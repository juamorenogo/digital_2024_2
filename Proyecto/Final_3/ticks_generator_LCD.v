==> flow/design.v <==
`timescale 1ns / 1ps
module ticks_generator_LCD (
    input clk,           
    input start,         
    output reg [16:0] ticks   
);
    localparam clk_f = 25000000;           
    localparam baud_rate = 100; 
    localparam integer div = clk_f / baud_rate;  
    localparam w_div = $clog2(div + 1);  
    localparam max_ticks = 96000;           
    localparam w_maxticks = $clog2(max_ticks + 1);  
    reg [w_div-1:0] counter;        
    reg [w_maxticks-1:0] ticks_counter;  
    always @(posedge clk) begin
    if (start) begin
        ticks <= ticks_counter;
         if (ticks_counter < max_ticks) begin
            if (counter == div) begin
                    counter <= 0;
                    ticks_counter <= ticks_counter + 1;
            end else begin
                    counter <= counter + 1;
            end
        end
    end else if (~start) begin
        ticks <= 17'b0;
        ticks_counter <= 0;
        counter <= 0;
    end
end
endmodule
From RTL to reports: ticks_generator_LCD
The steps from the RTL of ticks_generator_LCD to its reports follow in flow order.
Lines are those of the file above, counted from 1.
Operators carry their Yosys type and port widths (W data, S select, Z words).
Library cell names are shortened.
The mark - stands for no value.

design
  top = ticks_generator_LCD
  clock input = clk
  library = sky130hd
  timing corner = tt_025C_1v80

Elaborated design
Yosys after proc, flatten, opt, wreduce and memory -nomap, before mapping. Memory bits, and registers merged into a memory's read port (data or address), are not among the register bits. Print and check cells are not counted. Equal cells are merged and count once.

word-level totals
  register bits = 52
  bits of input ports = 2
  word-level cells = 14

cells by class
  add/subtract/negate cells = 2
  magnitude comparators = 1
  equality and inequality tests = 3
  multiplexer cells = 4
  reductions and logical operators = 1

operators with widths
  cell                     count
  $mux W18                 2
  $mux W17                 2
  $add A18 B1 Y18 const B  1
  $eq A18 B18 Y1 const B   1
  $add A17 B1 Y17 const B  1
  $lt A17 B17 Y1 const B   1
  $ne A2 B1 Y1 const B     2
  $reduce_and A2 Y1        1

Depth
Longest topological path by Yosys (ltp), each cell counted once; first at word level (registers and memories cut), then after technology mapping (sequential cells cut; the memories' decode and read muxes count).

depth
  word-level depth = 3
  ABC_AREA = 0
  mapped depth = 9
  mapped depth without buffers = 7

Netlist
Source: synth_stat.txt of the flow (Yosys; design flattened, memories mapped). It holds for the ABC_AREA given above (unset counts as 0); a run with the other value may have another netlist.
Totals and module areas in this step are rounded.

mapped netlist
  cells in the netlist = 222
  chip area (Yosys) = 2220 um^2
  mapped flip-flops = 52
  buffers = 5

cell types
  cell     count  total area (um^2)
  dfxtp_1  52     1.04E+03
  and2_1   21     131.376
  xor2_1   11     96.342
  nor2b_1  14     87.584
  nand4_1  11     68.816
  mux2_1   6      67.565
  mux2_2   6      67.565
  nor2_1   18     67.565
  nand3_1  13     65.062
  xnor2_1  7      61.309
  nand2_1  11     41.29
  and3_1   6      37.536
  ha_1     3      37.536
  and4_1   3      26.275
  nor3_1   5      25.024
  nor4b_4  1      23.773
  nand4_4  1      21.27
  nor4_4   1      21.27

Other cell types: 20; their cells: 32.

Timing after synthesis
Source: OpenSTA report_checks on the synthesized netlist (no wires, ideal clock, input and output delay 20% of the period each), path of least setup slack; recovery checks are left aside. Register names are those of the netlist, which keeps one name where synthesis merged equal registers.

timing path post-synthesis
  kind = reg-to-reg
  start point = register counter[0]
  end point = register ticks_counter[14]
  clock period = 2.01 ns
  setup time = 0.123 ns
  launch time at the first pin = 0.000 ns
  arrival = 1.881 ns
  required time = 1.887 ns
  slack = 0.006 ns
  path delay = 2.004 ns
  stages = 8
  period reached after synthesis = 2.004 ns

"path delay" = arrival - input delay + setup time.
"stages" counts driving pins, that of a launching flip-flop among them; a cell with two outputs on the path counts twice.
"period reached after synthesis" is the clock period less the worst setup slack; recovery checks do not enter. This is arithmetic on one report: input and output delays are still those of the set period (20% each).
Between the ends stands the longest chain of elaborated cells between them, by number of cells; it is not shown to be the way that was timed. Of several equally long chains one is given.
Each line given opens the expression or statement behind the cell; cells for indexed reads and writes are added by Yosys, which also makes memories of some case tables.
At most two assigning lines are given for a register; there are more.

on the way, post-synthesis
  cell sequence = dfxtp_1 inv_1 ha_1 and4b_1 nand4_4 or3_1 nor4_2 mux2_1
  cells in the longest elaborated chain = 3

ends and longest elaborated chain, post-synthesis
  what             line  source
  start, declared  13    reg [w_div-1:0] counter;
  start, assigned  20    counter <= 0;
  start, assigned  23    counter <= counter + 1;
  $eq A18 B18 Y1   19    if (counter == div) begin
  $mux W17         19
  $mux W17         18    if (ticks_counter < max_ticks) begin
  end, assigned    21    ticks_counter <= ticks_counter + 1;
  end, assigned    28    ticks_counter <= 0;
  end, declared    14    reg [w_maxticks-1:0] ticks_counter;

Worst path after layout
From the final timing report of run 1: the path of least setup slack in the routed layout; clock arrival at registers is part of the times.

timing path after layout
  kind = reg-to-reg
  start point = register counter[0]
  end point = register ticks_counter[14]
  clock period = 2.03 ns
  setup time = 0.11 ns
  launch time at the first pin = 0.29 ns
  arrival = 2.10 ns
  required time = 2.21 ns
  slack = 0.11 ns
  stages = 8

Between the ends stands the longest chain of elaborated cells between them, by number of cells; it is not shown to be the way that was timed. Of several equally long chains one is given.
At most two assigning lines are given for a register; there are more.

on the way, after layout
  cell sequence = dfxtp_2 inv_2 ha_1 and4b_1 nand4_4 or3_4 nor4_4 mux2_4
  cells in the longest elaborated chain = 3

ends and longest elaborated chain, after layout
  what             line  source
  start, declared  13    reg [w_div-1:0] counter;
  start, assigned  20    counter <= 0;
  start, assigned  23    counter <= counter + 1;
  $eq A18 B18 Y1   19    if (counter == div) begin
  $mux W17         19
  $mux W17         18    if (ticks_counter < max_ticks) begin
  end, assigned    21    ticks_counter <= ticks_counter + 1;
  end, assigned    28    ticks_counter <= 0;
  end, declared    14    reg [w_maxticks-1:0] ticks_counter;

## Implementation results

2 stored runs of ticks_generator_LCD in the flow (synthesis by Yosys, layout by OpenROAD, sky130hd cells), in arbitrary order. Constraints: input delay and output delay 20% of the set period each, output load 0.01 pF.
"achieved period": clock period set for the run, less the worst setup slack. It is reckoned from that one timing run; input and output delays stay at 20% of the period that was set.
"time on the worst setup path" is the time allowed to the run's worst setup path (the clock period less input and output delay, where it has them) less its slack. Clock arrival times count: a late capture clock shortens it, a late launch clock lengthens it.
By "total power of the final layout" is meant OpenSTA's value without simulated activity: inputs other than the clock are taken to toggle once in ten clock periods, and the tool carries that through the logic.
The results are shown rounded.
Settings: - = not set for that run.

name                                    run 1       run 2
period_ns                               2.03        2.09
CORE_UTILIZATION                        26          40
SETUP_SLACK_MARGIN                      0.22        0.29
PLACE_DENSITY                           0.78        -
CORE_ASPECT_RATIO                       1.37        -
CORE_MARGIN                             7           2
CAP_MARGIN                              20          20
SLEW_MARGIN                             20          20
total power of the final layout (uW)    1920        1660
setup slack of the critical path (ns)   0.115       0.199
netlist area reported by Yosys (um^2)   2220        2220
standard-cell area after layout (um^2)  3000        2920
area inside the die boundary (um^2)     11300       6160
achieved period (ns)                    1.915       1.891
smallest hold slack (ns)                0.478       0.476
time on the worst setup path (ns)       1.92        1.89
critical path type                      reg-to-reg  reg-to-reg
