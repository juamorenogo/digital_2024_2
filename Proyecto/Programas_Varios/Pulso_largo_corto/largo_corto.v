==> flow/design.v <==
module largo_corto (
    input wire button,
    input wire clk,
    input wire reset,
    output reg led2,
    output reg led3,
    output reg ledb
);
    wire tick;
    wire [13:0] tick_total;   
    reg [31:0] delay_counter;  
    reg delay_active;          
    parameter short_ticks = 3840;
    parameter long_ticks = 4800;
    wire start = button;
    reg ledb = button;
    tick_generator tick_gen (
        .start(start),
        .clk(clk),
        .reset(reset),
        .tick_total(tick_total)
    );
    always @(posedge clk or posedge reset) begin
        if (reset) begin
            led2 <= 0;
            led3 <= 0;
            delay_counter <= 0;
            delay_active <= 0;
        end else if (!delay_active) begin
            if (!button) begin
                if (tick_total <= short_ticks) begin
                    led2 <= 1;
                    delay_active <= 1;
                end else if (tick_total >= long_ticks) begin
                    led3 <= 1;
                    delay_active <= 1;
                end
            end
        end else begin
            if (delay_counter == 25000000) begin  
                led2 <= 0;
                led3 <= 0;
                delay_counter <= 0;
                delay_active <= 0;
            end else begin
                delay_counter <= delay_counter + 1;
            end
        end
    end
endmodule
`timescale 1ns / 1ps
module tick_generator (
input wire start,
input wire clk,
input wire reset,
output reg [14:0] tick_total 
);
    localparam clk_f = 25000000;           
    localparam baud_rate = 9600.0; 
    localparam integer div = clk_f / baud_rate;  
    localparam w_div = $clog2(div + 1);
    localparam max_ticks = 9600;           
    localparam w_maxticks = $clog2(max_ticks +1);
    localparam tick_cada = 1.0 / baud_rate; 
    localparam duracion_total = tick_cada* max_ticks;
    reg [w_div-1:0] counter;
    reg [w_maxticks-1:0] ticks_counter; 
    assign tick = (counter == div);
    always @(posedge clk or posedge reset) begin
        if (reset) begin
            counter <= 0;
            ticks_counter <= 0;
            tick_total <= 0;
        end else if (!start) begin
            tick_total <= ticks_counter;
            counter <= 0;
            ticks_counter <= 0;
        end else begin
            if (counter == div) begin
                counter <= 0;
                ticks_counter <= ticks_counter + 1;
            end else begin
                counter <= counter + 1;
            end
        end
    end
endmodule
# Step by step through the tools: largo_corto
# The steps from the RTL of largo_corto to its reports follow in flow order.
# Line numbers count from 1 in the design file above.
# Library cell names are shortened.
# The mark -- stands for no value.
dict set report inputs {
  design {largo_corto}
  clk_port {clk}
  library {sky130hd}
  lib_corner {tt_025C_1v80}
}

# Word level
# Yosys after proc, flatten, opt, wreduce and memory -nomap, before mapping. Memory bits, and registers merged into a memory's read port (data or address), are not among the register bits. Print and check cells are not counted. Equal cells are merged and count once.
dict set report word_totals {
  latch_bits 0
  clocked_rd_ports_x_width 0
  word_cells 40
  mem_count 0
  mem_bits_ro 0
  mem_bits_rw 0
  reg_bits 75
}
dict set report classes {
  eq_ne 6
  addsub 3
  reduce_logical 4
  n_shift 0
  n_mul 0
  n_div 0
  compare 2
  muxes 18
  bitwise 0
}
# cell n
set op_table {}
lappend op_table {{adder 32 x 1 -> 32 bit (second input constant)} 1}
lappend op_table {{== test 32 x 25 -> 1 bit (second input constant)} 1}
lappend op_table {{two-way mux 32 bit} 1}
lappend op_table {{two-way mux 14 bit} 2}
lappend op_table {{two-way mux 12 bit} 2}
lappend op_table {{adder 14 x 1 -> 14 bit (second input constant)} 1}
lappend op_table {{<= comparator 14 x 12 -> 1 bit (second input constant)} 1}
lappend op_table {{greater-or-equal comparator 14 x 13 -> 1 bit (second input constant)} 1}
lappend op_table {{two-way mux 1 bit} 13}
lappend op_table {{adder 12 x 1 -> 12 bit (second input constant)} 1}
lappend op_table {{== test 12 bit (second input constant)} 1}
lappend op_table {{!= test 2 x 1 -> 1 bit (second input constant)} 3}
lappend op_table {{nonzero test 2 bit} 2}
lappend op_table {{AND reduction 4 bit} 1}
lappend op_table {{AND reduction 3 bit} 1}
lappend op_table {{!= test 2 bit (second input constant)} 1}

# Longest topological paths
# Yosys ltp: most cells in a row. Word level: on the elaborated netlist, between registers, memories and ports. Mapped: between sequential cells and ports; inverters and the memories' decode and read muxes count.
dict set report depth {
  depth_word 5
  ABC_AREA 0
  ltp_mapped 8
  mapped_depth_nobuf 7
}

# Synthesis result
# Yosys stat after the flow's synthesis: flattened, memories mapped to cells. It holds for the ABC_AREA given above (unset counts as 0); a run with the other value may have another netlist.
# cell_type n type_area_um2
set types {}
lappend types {dfrtp_1 75 1876.8}
lappend types {xnor2_1 31 271.51}
lappend types {mux2_2 15 168.912}
lappend types {xor2_1 18 157.651}
lappend types {nor2_1 33 123.869}
lappend types {nand3_1 22 110.106}
lappend types {nand4_1 15 93.84}
lappend types {and2_1 13 81.328}
lappend types {and3_1 13 81.328}
lappend types {nor4_4 3 63.811}
lappend types {ha_1 5 62.56}
lappend types {nand2_1 16 60.058}
lappend types {nor4b_4 2 47.546}
lappend types {and4_1 5 43.792}
lappend types {inv_1 10 37.536}
lappend types {nor4_2 3 37.536}
lappend types {nor4_1 5 31.28}
lappend types {buf_4 4 30.029}
# Other cell types: 27; their cells: 40.
dict set report synth_totals {
  cells 328
  seq_area_mm2 0.0018768
  flip_flops 75
  area_mm2 0.0037061
}
# By module: a second synthesis without flattening, with its own total; a netlist apart from the flattened one above.
dict set report unflattened {
  hier_cells 351
  area_unflattened_mm2 0.0037436
}
# Rows give one instance, submodules left out.
# module mod_seq_area_mm2 cells n_inst mod_area_mm2
set by_module {}
lappend by_module {tick_generator 0.001001 166 1 0.0018868}
lappend by_module {largo_corto 0.0008758 185 1 0.0018568}

# Worst setup path after synthesis
# Path of least setup slack by OpenSTA after synthesis, without wires, with an ideal clock, recovery checks aside; 20% of the period is set as input and as output delay. Where synthesis merged equal registers, the netlist keeps one of their names.
dict set report synth_path {
  path_kind {register -> register}
  from {register tick_gen.counter[0]}
  to {register tick_gen.ticks_counter[11]}
  stages 8
  n_path_buf 0
  delay_ns 1.764
  slack_ns -0.024
  arrival_ns 1.645
  t_first_pin_ns 0.000
  period_ns 1.74
  period_less_setup_slack_ns 1.764
}
# "delay_ns" is the arrival time less input delay plus setup time.
# "stages" counts driving pins, that of a launching flip-flop among them; a cell with two outputs on the path counts twice.
# "period_less_setup_slack_ns" = period - worst setup slack (recovery checks aside). The figure is calculated, with input and output delays left at 20% of the set period.
# Between the ends stands the longest chain of elaborated cells between them, by number of cells; it is not shown to be the way that was timed. Of several equally long chains one is given.
# A line is the first line of the expression or statement that the cell stems from. Yosys adds cells for indexed reads and writes and turns some case tables into memories.
# A register here has more assigning lines than the two given.
dict set report synth_between {
  path_cell_list {dfrtp_1 inv_1 ha_1 nand4b_1 nor4_4 nand4_1 xnor2_1 and2_1}
  elab_chain_cells 3
  cone_cells 4
  cone_classes {eq/ne: 2; mux: 2}
}
# element line_no
set synth_rtl {}
lappend synth_rtl {{start, declared} 66} ;# reg [w_div-1:0] counter;
lappend synth_rtl {{start, assigned} 71} ;# counter <= 0;
lappend synth_rtl {{start, assigned} 83} ;# counter <= counter + 1;
lappend synth_rtl {{== test 12 bit} 79} ;# if (counter == div) begin
lappend synth_rtl {{two-way mux 14 bit} 79}
lappend synth_rtl {{two-way mux 14 bit} 74} ;# end else if (!start) begin
lappend synth_rtl {{end, assigned} 72} ;# ticks_counter <= 0;
lappend synth_rtl {{end, assigned} 81} ;# ticks_counter <= ticks_counter + 1;
lappend synth_rtl {{end, declared} 67} ;# reg [w_maxticks-1:0] ticks_counter;

# Timing after layout
# From the final timing report of run 1: the path of least setup slack in the routed layout; clock arrival at registers is part of the times.
dict set report layout_path {
  path_kind {register -> register}
  from {register delay_counter[26]}
  to {register delay_active}
  n_path_buf 0
  arrival_ns 2.02
  period_ns 1.35
  stages 6
  t_first_pin_ns 0.35
  slack_ns -0.45
}
# Between the ends stands the longest chain of elaborated cells between them, by number of cells; it is not shown to be the way that was timed. Of several equally long chains one is given.
# A register here has more assigning lines than the two given.
dict set report layout_between {
  path_cell_list {dfrtp_1 nor4b_2 nand3b_1 nor4_4 nor2_2 or3_1}
  elab_chain_cells 3
  cone_cells 3
  lines_between 2
  cone_classes {eq/ne: 1; mux: 2}
}
# element line_no
set layout_rtl {}
lappend layout_rtl {{start, declared} 11} ;# reg [31:0] delay_counter;
lappend layout_rtl {{start, assigned} 27} ;# delay_counter <= 0;
lappend layout_rtl {{start, assigned} 46} ;# delay_counter <= delay_counter + 1;
lappend layout_rtl {{== test 32 x 25 -> 1 bit} 40} ;# if (delay_counter == 25000000) begin
lappend layout_rtl {{two-way mux 1 bit} 40}
lappend layout_rtl {{two-way mux 1 bit} 29} ;# end else if (!delay_active) begin
lappend layout_rtl {{end, assigned} 28} ;# delay_active <= 0;
lappend layout_rtl {{end, assigned} 33} ;# delay_active <= 1;
lappend layout_rtl {{end, declared} 12} ;# reg delay_active;

FLOW RESULTS
============

Settings and measured results of 2 stored flow runs for module largo_corto (sky130hd), not sorted in any way. The constraints put input and output delay at 20% of the set period each and load the outputs with 0.01 pF.
"timing.achieved_period_ns": clock period set for the run, less the worst setup slack. It is reckoned from that one timing run; input and output delays stay at 20% of the period that was set.
By "worstPathTime_ns" is meant the share of the clock period that the worst setup path is allowed (20% is reserved at inputs, 20% at outputs), minus its slack. Clock arrival times at its registers enter into it.
"totalPower_uw" is the tool's figure for a default switching activity; nothing was simulated.

[flow] run 1: files
==> flow/run.sh <==
#!/bin/bash
# the make line also repeats the synthesis and layout settings of config.mk as NAME=value (left out here)
make -C /OpenROAD-flow-scripts/flow DESIGN_CONFIG=/design/flow/config.mk WORK_HOME=/design/flow/orfs CLKGATE_MAP_FILE= finish
==> flow/config.mk <==
export PLATFORM = sky130hd
export DESIGN_NAME = largo_corto
export DESIGN_NICKNAME = largo_corto
export VERILOG_FILES = /design/flow/design.v
export SDC_FILE = /design/flow/constraint.sdc
export NUM_CORES = 4
export LEC_CHECK = 0
export CAP_MARGIN = 15
export CELL_PAD_IN_SITES_GLOBAL_PLACEMENT = 1
export CORE_ASPECT_RATIO = 1.83
export CORE_MARGIN = 2
export CORE_UTILIZATION = 20
export CTS_CLUSTER_SIZE = 59
export MAX_ROUTING_LAYER = met4
export PLACE_DENSITY_LB_ADDON = 0.04
export SETUP_SLACK_MARGIN = 0.37
export SLEW_MARGIN = 40
==> flow/constraint.sdc <==
create_clock -name core_clock -period 1.35 [get_ports {clk}]
set_input_delay 0.2700 -clock core_clock [delete_from_list [all_inputs] [get_ports {clk}]]
set_output_delay 0.2700 -clock core_clock [all_outputs]
set_load 0.01 [all_outputs]

[flow] run 1: metrics
[metrics] design_die_area_mm2 = 0.0196847
[metrics] finish.stdcell_area_mm2 = 0.0057668
[metrics] finalUtil_pct = 31.6
[metrics] timing.achieved_period_ns = 1.800
[metrics] final_setup_tns_ns = -18.733
[metrics] totalPower_uw = 6488
[metrics] timing.setup.ws_ns = -0.450
[metrics] synthesis_area_mm2 = 0.0037061
[metrics] worstPathTime_ns = 1.80
[metrics] worstPathKind = register -> register

[flow] run 2: files
==> flow/run.sh <==
#!/bin/bash
# the make line also repeats the synthesis and layout settings of config.mk as NAME=value (left out here)
make -C /OpenROAD-flow-scripts/flow DESIGN_CONFIG=/design/flow/config.mk WORK_HOME=/design/flow/orfs CLKGATE_MAP_FILE= finish
==> flow/config.mk <==
export PLATFORM = sky130hd
export DESIGN_NAME = largo_corto
export DESIGN_NICKNAME = largo_corto
export VERILOG_FILES = /design/flow/design.v
export SDC_FILE = /design/flow/constraint.sdc
export NUM_CORES = 4
export LEC_CHECK = 0
export CAP_MARGIN = 20
export CORE_MARGIN = 2
export CORE_UTILIZATION = 40
export SLEW_MARGIN = 20
==> flow/constraint.sdc <==
create_clock -name core_clock -period 1.98 [get_ports {clk}]
set_input_delay 0.3960 -clock core_clock [delete_from_list [all_inputs] [get_ports {clk}]]
set_output_delay 0.3960 -clock core_clock [all_outputs]
set_load 0.01 [all_outputs]

[flow] run 2: metrics
[metrics] design_die_area_mm2 = 0.0100511
[metrics] finish.stdcell_area_mm2 = 0.0042528
[metrics] finalUtil_pct = 46.7
[metrics] timing.achieved_period_ns = 1.835
[metrics] final_setup_tns_ns = 0.000
[metrics] totalPower_uw = 3284
[metrics] timing.setup.ws_ns = 0.145
[metrics] synthesis_area_mm2 = 0.0037061
[metrics] worstPathTime_ns = 1.04
[metrics] worstPathKind = input -> output
