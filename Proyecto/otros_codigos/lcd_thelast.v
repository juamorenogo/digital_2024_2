==> flow/design.v <==
module lcd_thelast (
    input             clk,      
    input             reset,     
    input  [8*10-1:0] word,      
    output reg        RS,        
    output reg        E,         
    output reg [7:0]  DB         
);
  parameter integer PULSE_WIDTH    = 10;     
  parameter integer COMMAND_DELAY  = 20000;  
  parameter WORD_LEN = 10;  
  localparam S_FUNC_SET         = 0,
             S_FUNC_SET_PULSE   = 1,
             S_FUNC_SET_WAIT    = 2,
             S_CLEAR            = 3,
             S_CLEAR_PULSE      = 4,
             S_CLEAR_WAIT       = 5,
             S_RETURN_HOME      = 6,
             S_RETURN_HOME_PULSE= 7,
             S_RETURN_HOME_WAIT = 8,
             S_DISPLAY_ON       = 9,
             S_DISPLAY_ON_PULSE = 10,
             S_DISPLAY_ON_WAIT  = 11,
             S_WRITE            = 12,
             S_WRITE_PULSE      = 13,
             S_WRITE_WAIT       = 14,
             S_DONE             = 15;
  reg [3:0]  state;          
  reg [31:0] delay_counter;  
  reg [3:0]  char_index;     
  wire [7:0] char_to_send;
  assign char_to_send = word[8*char_index +: 8];  
  always @(posedge clk or posedge reset) begin
    if (reset) begin
      state         <= S_FUNC_SET;
      delay_counter <= 0;
      char_index    <= 0;
      RS            <= 0;
      E             <= 0;
      DB            <= 8'b0;
    end else begin
      case (state)
        S_FUNC_SET: begin
          RS            <= 1'b0;    
          DB            <= 8'h30;   
          E             <= 1'b0;    
          delay_counter <= PULSE_WIDTH;  
          state         <= S_FUNC_SET_PULSE;
        end
        S_FUNC_SET_PULSE: begin
          E <= 1'b1;  
          if (delay_counter != 0)
            delay_counter <= delay_counter - 1;
          else begin
            E             <= 1'b0;   
            delay_counter <= COMMAND_DELAY;  
            state         <= S_FUNC_SET_WAIT;
          end
        end
        S_FUNC_SET_WAIT: begin
          if (delay_counter != 0)
            delay_counter <= delay_counter - 1;
          else
            state <= S_CLEAR;
        end
        S_CLEAR: begin
          RS            <= 1'b0;    
          DB            <= 8'h01;   
          delay_counter <= PULSE_WIDTH;
          state         <= S_CLEAR_PULSE;
        end
        S_CLEAR_PULSE: begin
          E <= 1'b1;
          if (delay_counter != 0)
            delay_counter <= delay_counter - 1;
          else begin
            E             <= 1'b0;
            delay_counter <= COMMAND_DELAY;
            state         <= S_CLEAR_WAIT;
          end
        end
        S_CLEAR_WAIT: begin
          if (delay_counter != 0)
            delay_counter <= delay_counter - 1;
          else
            state <= S_RETURN_HOME;
        end
        S_RETURN_HOME: begin
          RS            <= 1'b0;
          DB            <= 8'h02;   
          delay_counter <= PULSE_WIDTH;
          state         <= S_RETURN_HOME_PULSE;
        end
        S_RETURN_HOME_PULSE: begin
          E <= 1'b1;
          if (delay_counter != 0)
            delay_counter <= delay_counter - 1;
          else begin
            E             <= 1'b0;
            delay_counter <= COMMAND_DELAY;
            state         <= S_RETURN_HOME_WAIT;
          end
        end
        S_RETURN_HOME_WAIT: begin
          if (delay_counter != 0)
            delay_counter <= delay_counter - 1;
          else
            state <= S_DISPLAY_ON;
        end
        S_DISPLAY_ON: begin
          RS            <= 1'b0;
          DB            <= 8'h0C;   
          delay_counter <= PULSE_WIDTH;
          state         <= S_DISPLAY_ON_PULSE;
        end
        S_DISPLAY_ON_PULSE: begin
          E <= 1'b1;
          if (delay_counter != 0)
            delay_counter <= delay_counter - 1;
          else begin
            E             <= 1'b0;
            delay_counter <= COMMAND_DELAY;
            state         <= S_DISPLAY_ON_WAIT;
          end
        end
        S_DISPLAY_ON_WAIT: begin
          if (delay_counter != 0)
            delay_counter <= delay_counter - 1;
          else begin
            char_index <= 0;
            state <= S_WRITE;
          end
        end
        S_WRITE: begin
          if (char_index < WORD_LEN) begin
            RS <= 1'b1;          
            DB <= char_to_send;
            delay_counter <= PULSE_WIDTH;
            state <= S_WRITE_PULSE;
          end else begin
            state <= S_DONE;
          end
        end
        S_WRITE_PULSE: begin
          E <= 1'b1;
          if (delay_counter != 0)
            delay_counter <= delay_counter - 1;
          else begin
            E             <= 1'b0;
            delay_counter <= COMMAND_DELAY;
            state         <= S_WRITE_WAIT;
          end
        end
        S_WRITE_WAIT: begin
          if (delay_counter != 0)
            delay_counter <= delay_counter - 1;
          else begin
            char_index <= char_index + 1;   
            state <= S_WRITE;
          end
        end
        S_DONE: begin
          RS <= 1'b0;
          E  <= 1'b0;
          DB <= 8'b0;
        end
        default: state <= S_DONE;
      endcase
    end
  end
endmodule
## Step by step through the tools: lcd_thelast

The steps from the RTL of lcd_thelast to its reports follow in flow order.
Line numbers count from 1 in the design file above.
Cell names lack the library's common part.
The mark n/a stands for no value.

| inputs | value |
|---|---|
| design top | lcd_thelast |
| clock input | clk |
| cell library | sky130hd |
| timing corner | tt_025C_1v80 |

## Word level

Yosys after proc, flatten, opt, wreduce and memory -nomap, before mapping. Memory bits, and registers merged into a memory's read port (data or address), are not among the register bits. Print and check cells are not counted.

| bit counts | value |
|---|---|
| bits in registers | 50 |
| input port bits | 82 |
| output and inout bits | 10 |
| cells after elaboration | 81 |

| cells by class | value |
|---|---|
| $add $sub $neg | 2 |
| magnitude comparators | 1 |
| equality and inequality tests | 28 |
| shift-type cells | 1 |
| mux-type cells | 24 |
| reductions and logical operators | 19 |

Operators with widths:

| kind | count |
|---|---|
| parallel mux 32 bit (select 4 bit) | 1 |
| two-way mux 32 bit | 3 |
| variable part select 80 x 8 -> 8 bit | 1 |
| parallel mux 4 bit (select 14 bit) | 1 |
| parallel mux 8 bit (select 6 bit) | 1 |
| two-way mux 4 bit | 11 |
| subtractor 32 x 1 -> 32 bit (second input constant) | 1 |
| nonzero test 32 bit | 1 |
| == test 4 bit (second input constant) | 8 |
| != test 2 bit (second input constant) | 12 |
| == test 4 x 3 -> 1 bit (second input constant) | 4 |
| nonzero test 15 bit | 1 |
| OR reduction 5 bit | 3 |
| nonzero test 12 bit | 1 |
| nonzero test 6 bit | 2 |
| AND reduction 10 bit | 1 |
| == test 4 x 2 -> 1 bit (second input constant) | 2 |
| parallel mux 4 bit (select 2 bit) | 1 |
| two-way mux 8 bit | 1 |
| AND reduction 3 bit | 2 |
| AND reduction 2 bit | 2 |
| nonzero test 2 bit | 2 |
| OR reduction 2 bit | 2 |
| adder 4 x 1 -> 4 bit (second input constant) | 1 |
| == test 4 x 1 -> 1 bit (second input constant) | 1 |
| less-than comparator 4 bit (second input constant) | 1 |
| logical NOT 4 bit | 1 |
| OR reduction 4 bit | 1 |

Not listed: further kinds 4, cells in them 6.

## Logic depth

Depth = most cells in a row (Yosys ltp): at word level without a register or memory, in the mapped netlist without a sequential cell, where the memories' decode and read muxes count.

| depth | value |
|---|---|
| word-level depth | 4 |
| ABC_AREA | 0 |
| gate-level depth with buffers | 10 |
| depth with buffers taken out | 8 |

## After synthesis

Source: synth_stat.txt of the flow (Yosys; design flattened, memories mapped). It holds for the ABC_AREA given above (unset counts as 0); a run with the other value may have another netlist.
The area totals of this step are shown rounded.

| mapped netlist | value |
|---|---|
| cell count | 368 |
| mapped area | 0.0037 mm^2 |
| sequential area | 0.0016 mm^2 |
| mapped flip-flops | 62 |
| buffer cells | 20 |

Cells by type:

| type | count | area in all (um^2) |
|---|---|---|
| dfrtp_1 | 61 | 1.53E+03 |
| mux4_2 | 16 | 360.346 |
| mux2i_1 | 18 | 180.173 |
| xor2_1 | 18 | 157.651 |
| nand2_1 | 40 | 150.144 |
| nor2_1 | 32 | 120.115 |
| a21oi_1 | 18 | 90.086 |
| o31ai_1 | 8 | 60.058 |
| or4_1 | 8 | 60.058 |
| nor4_1 | 9 | 56.304 |
| nor3_1 | 10 | 50.048 |
| o211ai_2 | 4 | 50.048 |
| o21ai_1 | 10 | 50.048 |
| o22ai_1 | 8 | 50.048 |
| nand3_1 | 9 | 45.043 |
| o21ai_0 | 9 | 45.043 |
| buf_2 | 8 | 40.038 |
| a21o_1 | 5 | 37.536 |

Other cell types: 35; their cells: 77.

## Timing after synthesis

Source: OpenSTA report_checks on the synthesized netlist (no wires, ideal clock, input and output delay 20% of the period each), path of least setup slack; recovery checks are left aside. Register names are those of the netlist, which keeps one name where synthesis merged equal registers.

| path after synthesis | value |
|---|---|
| kind | reg-to-reg |
| from | reg delay_counter[17] |
| to | reg delay_counter[2] |
| period | 2440 ps |
| library setup time | 121 ps |
| time at the first pin | 0 ps |
| arrival | 2205 ps |
| data required time | 2319 ps |
| setup slack | 114 ps |
| delay of the path | 2326 ps |
| driving pins on the path | 9 |
| path buffers | 2 |
| synthesis period reached | 2326 ps |

"delay of the path" = arrival - input delay + setup time.
"driving pins on the path": output pins that drive a net of the path, with the launching flip-flop's if there is one; two outputs of one cell count as two.
"synthesis period reached" = period - worst setup slack (recovery checks aside). The figure is calculated, with input and output delays left at 20% of the set period.
Between the ends stands the longest chain of elaborated cells between them, by number of cells; it is not shown to be the way that was timed. Of several equally long chains one is given.
A line is the first line of the expression or statement that the cell stems from. Yosys adds cells for indexed reads and writes and turns some case tables into memories.
A register here has more assigning lines than the two given.

| between the ends, after synthesis | value |
|---|---|
| path through | dfrtp_1 > or3_4 > or3_4 > or3_1 > buf_6 > buf_6 > o211ai_2 > xor2_1 > nor2_1 |
| length of the longest elaborated chain | 3 |
| elaborated cells between the ends (all ways) | 6 |
| classes of those cells | eq/ne (1); mux (3); reduce/logical (2) |

RTL lines, path after synthesis:

| item | RTL line | text |
|---|---|---|
| start: declaration | 29 | `reg [31:0] delay_counter;` |
| start: assignment | 53 | `delay_counter <= delay_counter - 1;` |
| start: assignment | 62 | `delay_counter <= delay_counter - 1;` |
| nonzero test 32 bit | 61 | `if (delay_counter != 0)` |
| two-way mux 32 bit | 61 |  |
| parallel mux 32 bit (select 4 bit) | 42 | `case (state)` |
| end: assignment | 53 |  |
| end: assignment | 62 |  |
| end: declaration | 29 |  |

## Worst path after layout

From the final timing report of entry A: the path of least setup slack in the routed layout; clock arrival at registers is part of the times.
The path's times are printed in steps of 10 ps; the period is the one set.

| path post-layout | value |
|---|---|
| kind | reg-to-reg |
| from | reg delay_counter[17] |
| to | reg delay_counter[8] |
| period | 2320 ps |
| library setup time | 110 ps |
| time at the first pin | 340 ps |
| arrival | 2560 ps |
| data required time | 2550 ps |
| setup slack | 0 ps |
| driving pins on the path | 9 |
| path buffers | 2 |

Between the ends stands the longest chain of elaborated cells between them, by number of cells; it is not shown to be the way that was timed. Of several equally long chains one is given.
A register here has more assigning lines than the two given.

| between the ends, post-layout | value |
|---|---|
| path through | dfrtp_1 > or3_4 > or3_4 > or3_4 > buf_12 > o211ai_1 > buf_4 > xor2_1 > nor2_1 |
| length of the longest elaborated chain | 3 |
| elaborated cells between the ends (all ways) | 6 |
| classes of those cells | eq/ne (1); mux (3); reduce/logical (2) |

RTL lines, path post-layout:

| item | RTL line | text |
|---|---|---|
| start: declaration | 29 | `reg [31:0] delay_counter;` |
| start: assignment | 53 | `delay_counter <= delay_counter - 1;` |
| start: assignment | 62 | `delay_counter <= delay_counter - 1;` |
| nonzero test 32 bit | 61 | `if (delay_counter != 0)` |
| two-way mux 32 bit | 61 |  |
| parallel mux 32 bit (select 4 bit) | 42 | `case (state)` |
| end: assignment | 53 |  |
| end: assignment | 62 |  |
| end: declaration | 29 |  |

Lab notebook: lcd_thelast

Record of 2 stored runs of the RTL-to-layout flow on lcd_thelast, platform sky130hd. The runs are unordered. Constraints: input delay and output delay 20% of the set period each, output load 0.01 pF.
"period achieved": clock period set for the run, less the worst setup slack. It is reckoned from that one timing run; input and output delays stay at 20% of the period that was set.
"time of the worst setup path" is the time allowed to the run's worst setup path (the clock period less input and output delay, where it has them) less its slack. Clock arrival times count: a late capture clock shortens it, a late launch clock lengthens it.
"total power after layout" is the tool's figure for a default switching activity; nothing was simulated.
"time of the worst setup path" is known to 10 ps.
The measured numbers are rounded.

#### Entry A

| setting | value |
|---|---|
| period_ns | `2.32` |
| CAP_MARGIN | `20` |
| CORE_MARGIN | `2` |
| CORE_UTILIZATION | `40` |
| SLEW_MARGIN | `20` |

| result | value |
|---|---|
| cell area after synthesis | 0.0037 mm^2 |
| area of the die | 0.01 mm^2 |
| standard-cell area after routing | 0.0054 mm^2 |
| final design utilization | 60 % |
| worst setup slack after layout | -2 ps |
| sum of negative setup slack | -2 ps |
| total power after layout | 4100 µW |
| period achieved | 2322 ps |
| time of the worst setup path | 2320 ps |
| class of the worst setup path | reg-to-reg |

#### Entry B

| setting | value |
|---|---|
| period_ns | `1.78` |
| CORE_UTILIZATION | `36` |
| CELL_PAD_IN_SITES_DETAIL_PLACEMENT | `1` |
| ABC_AREA | `1` |
| CTS_CLUSTER_SIZE | `89` |
| SLEW_MARGIN | `0` |
| MIN_ROUTING_LAYER | `met1` |
| MAX_ROUTING_LAYER | `met5` |
| CAP_MARGIN | `20` |
| CORE_MARGIN | `2` |

| result | value |
|---|---|
| cell area after synthesis | 0.0046 mm^2 |
| area of the die | 0.014 mm^2 |
| standard-cell area after routing | 0.007 mm^2 |
| final design utilization | 56 % |
| worst setup slack after layout | -130 ps |
| sum of negative setup slack | -210 ps |
| total power after layout | 8000 µW |
| period achieved | 1914 ps |
| time of the worst setup path | 1910 ps |
| class of the worst setup path | reg-to-reg |
